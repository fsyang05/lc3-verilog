==> flow/design.v <==
module alu (
    input clk,
    input signed  [15:0]  a, b,
    input   [ 3:0]  opcode,
    output  [15:0]  out,
    output  [ 2:0]  nzp
);
    reg signed [15:0] alu_out;
    assign out = alu_out;
    assign nzp[1] = (out==16'b0);  
    assign nzp[2] = out[15];  
    assign nzp[0] = !out[15];
    always @(posedge clk)
    begin
        case (opcode)
            4'b0001 :   alu_out = a + b;
            4'b0101 :   alu_out = a & b;
            4'b1001 :   alu_out = ~a;
            default :   alu_out = 16'b0;  
        endcase
    end
endmodule
# == Reports on alu ==
# What the tools print for alu, step after step.
# Line numbers count from 1 in the design file above.
# Library cell names are shortened.
# A cell with n/a has no value.
# design
top,alu
clk_port,clk
library,sky130hd
corner,tt_025C_1v80

# == Elaborated design ==
# Yosys after proc, flatten, opt, wreduce and memory -nomap, before mapping. Enables and synchronous resets that opt folds into registers are not counted as muxes. Memory bits, and registers merged into a memory's read port (data or address), are not among the register bits. Print and check cells are not counted. Equal cells are merged and count once.
# classes
addsub,1
n_eq,3
muxes,1
bitwise,2
reduce_logical,2
# ops
operator,count
case mux 16 bit (select 3 bit),1
adder 16 bit,1
AND 16 bit,1
inverter 16 bit,1
zero test 16 bit,1
equality test 4 x 1 -> 1 bit with constant B,1
equality test 4 x 3 -> 1 bit with constant B,1
equality test 4 bit with constant B,1
zero test 1 bit,1
# bits
ff_bits,16
inputBits,37
wordCells,10

# == Longest topological paths ==
# Depth = most cells in a row (Yosys ltp): at word level without a register or memory, in the mapped netlist without a sequential cell, where the memories' decode and read muxes count.
# logic_depth
ltp_word,2
abc_area,0
depth_mapped,7

# == Mapped cells and area ==
# The flow's flattened synthesis, as Yosys stat reports it; memories are mapped. The netlist is that of the ABC_AREA named above (0 if unset); the other value can give another one.
# by_type
cell_type,count
dfxtp_1,16
ha_1,16
nand2_1,19
a21o_1,8
a21oi_1,12
o221ai_1,6
nor4_1,7
nor2_1,11
o21ai_0,8
xnor2_1,4
xor2_1,4
a22oi_1,4
clkbuf_1,8
mux2i_1,3
o21a_1,4
o31ai_1,4
nor3_1,5
a221o_1,2
# Not listed: further types 23, cells in them 32.
# synth_totals
stdcells,173
synth_area_um2,1416.4
seqArea_um2,320.3
ffs,16
n_buf,11

# == Path before layout ==
# Path of least setup slack by OpenSTA after synthesis, without wires, with an ideal clock, recovery checks aside; 20% of the period is set as input and as output delay. Where synthesis merged equal registers, the netlist keeps one of their names.
# synth_timing
kind,input -> register
start,input a[0]
end,register alu_out[14]
tclk_ns,2.27
input_delay_ns,0.454
t_first_pin_ns,0.454
arrival_time_ns,2.100
required_ns,2.183
setup_slack_ns,0.083
path_delay_ns,1.733
driving_pins,7
synth_period_reached_ns,2.187
# "path_delay_ns" = arrival - input delay + setup time.
# "driving_pins": output pins that drive a net of the path, with the launching flip-flop's if there is one; two outputs of one cell count as two.
# "synth_period_reached_ns" = period - worst setup slack (recovery checks aside). The figure is calculated, with input and output delays left at 20% of the set period.
# Between the ends stands the longest chain of elaborated cells between them, by number of cells; it is not shown to be the way that was timed. Of several equally long chains one is given.
# Each line given opens the expression or statement behind the cell; cells for indexed reads and writes are added by Yosys, which also makes memories of some case tables.
# A register here has more assigning lines than the two given.
# synth_via
path_cell_list,ha_1 > fa_1 > a21o_1 > a221oi_2 > nor4_1 > o31a_1 > o31ai_1
elab_chain_cells,2
cone_cells,2
cone_classes,1 x add/sub; 1 x mux
# synth_lines
item,line_no,rtl
"start, declared",3,"input signed  [15:0]  a, b,"
adder 16 bit,16,4'b0001 :   alu_out = a + b;
case mux 16 bit (select 3 bit),15,case (opcode)
"end, assigned",16,
"end, assigned",17,4'b0101 :   alu_out = a & b;
"end, declared",8,reg signed [15:0] alu_out;

# == Timing after layout ==
# From the final timing report of flow run 1: the path of least setup slack in the routed layout; clock arrival at registers is part of the times.
# layout_timing
kind,input -> register
start,input a[0]
end,register alu_out[14]
tclk_ns,4.22
input_delay_ns,0.84
t_first_pin_ns,0.84
arrival_time_ns,3.20
required_ns,4.37
setup_slack_ns,1.16
driving_pins,8
# Between the ends stands the longest chain of elaborated cells between them, by number of cells; it is not shown to be the way that was timed. Of several equally long chains one is given.
# A register here has more assigning lines than the two given.
# layout_via
path_cell_list,clkdlybuf4s50_1 > ha_1 > fa_1 > a21o_1 > a221oi_2 > nor4_1 > o31a_1 > o31ai_1
elab_chain_cells,2
cone_cells,2
cone_classes,1 x add/sub; 1 x mux
# layout_lines
item,line_no,rtl
"start, declared",3,"input signed  [15:0]  a, b,"
adder 16 bit,16,4'b0001 :   alu_out = a + b;
case mux 16 bit (select 3 bit),15,case (opcode)
"end, assigned",16,
"end, assigned",17,4'b0101 :   alu_out = a & b;
"end, declared",8,reg signed [15:0] alu_out;

# Flow measurements of alu on sky130hd: 2 stored runs with different settings, listed in no order. Input and output delays are each 20% of the period that was set; the output load is 0.01 pF.
# "period_reached_ns" = clock period - worst setup slack. The figure is calculated, with input and output delays left at 20% of the set period.
# "timing.worst_path_ns": the worst setup path's part of the clock period (all of it between registers, 20% less for each end at a port) less its slack. A launch clock that arrives late makes it longer, a capture clock that arrives late makes it shorter.
# By "fin_power_mw" is meant OpenSTA's value without simulated activity: inputs other than the clock are taken to toggle once in ten clock periods, and the tool carries that through the logic.
# Among the settings, -- means not set for that run.
# A result given as -- is not shown for that run.
setting or result,flow run 1,flow run 2
period_ns,4.22,1.54
CORE_UTILIZATION,34,48
SETUP_SLACK_MARGIN,-0.38,-0.02
PLACE_DENSITY_LB_ADDON,0.28,--
CELL_PAD_IN_SITES_DETAIL_PLACEMENT,2,--
CTS_CLUSTER_SIZE,13,--
CAP_MARGIN,35,20
MAX_ROUTING_LAYER,met4,--
CORE_MARGIN,2,8
SLEW_MARGIN,20,20
CORE_ASPECT_RATIO,--,1.65
ABC_AREA,--,0
GPL_ROUTABILITY_DRIVEN,--,1
CTS_CLUSTER_DIAMETER,--,105
post_synth_area_um2,1416.4,--
total_die_area_um2,4697.7,--
stdcell_area_um2,2063.2,--
post_route_util_pct,51.6,--
ws_setup_ns,1.163,--
fin_tns_ns,0.000,--
worst_hold_slack_ns,1.252,--
fin_power_mw,0.5186,--
period_reached_ns,3.057,--
timing.worst_path_ns,2.21,--
path_kind,input -> register,--
# Flow run 2: no results, clock tree synthesis failed with DPL-0038
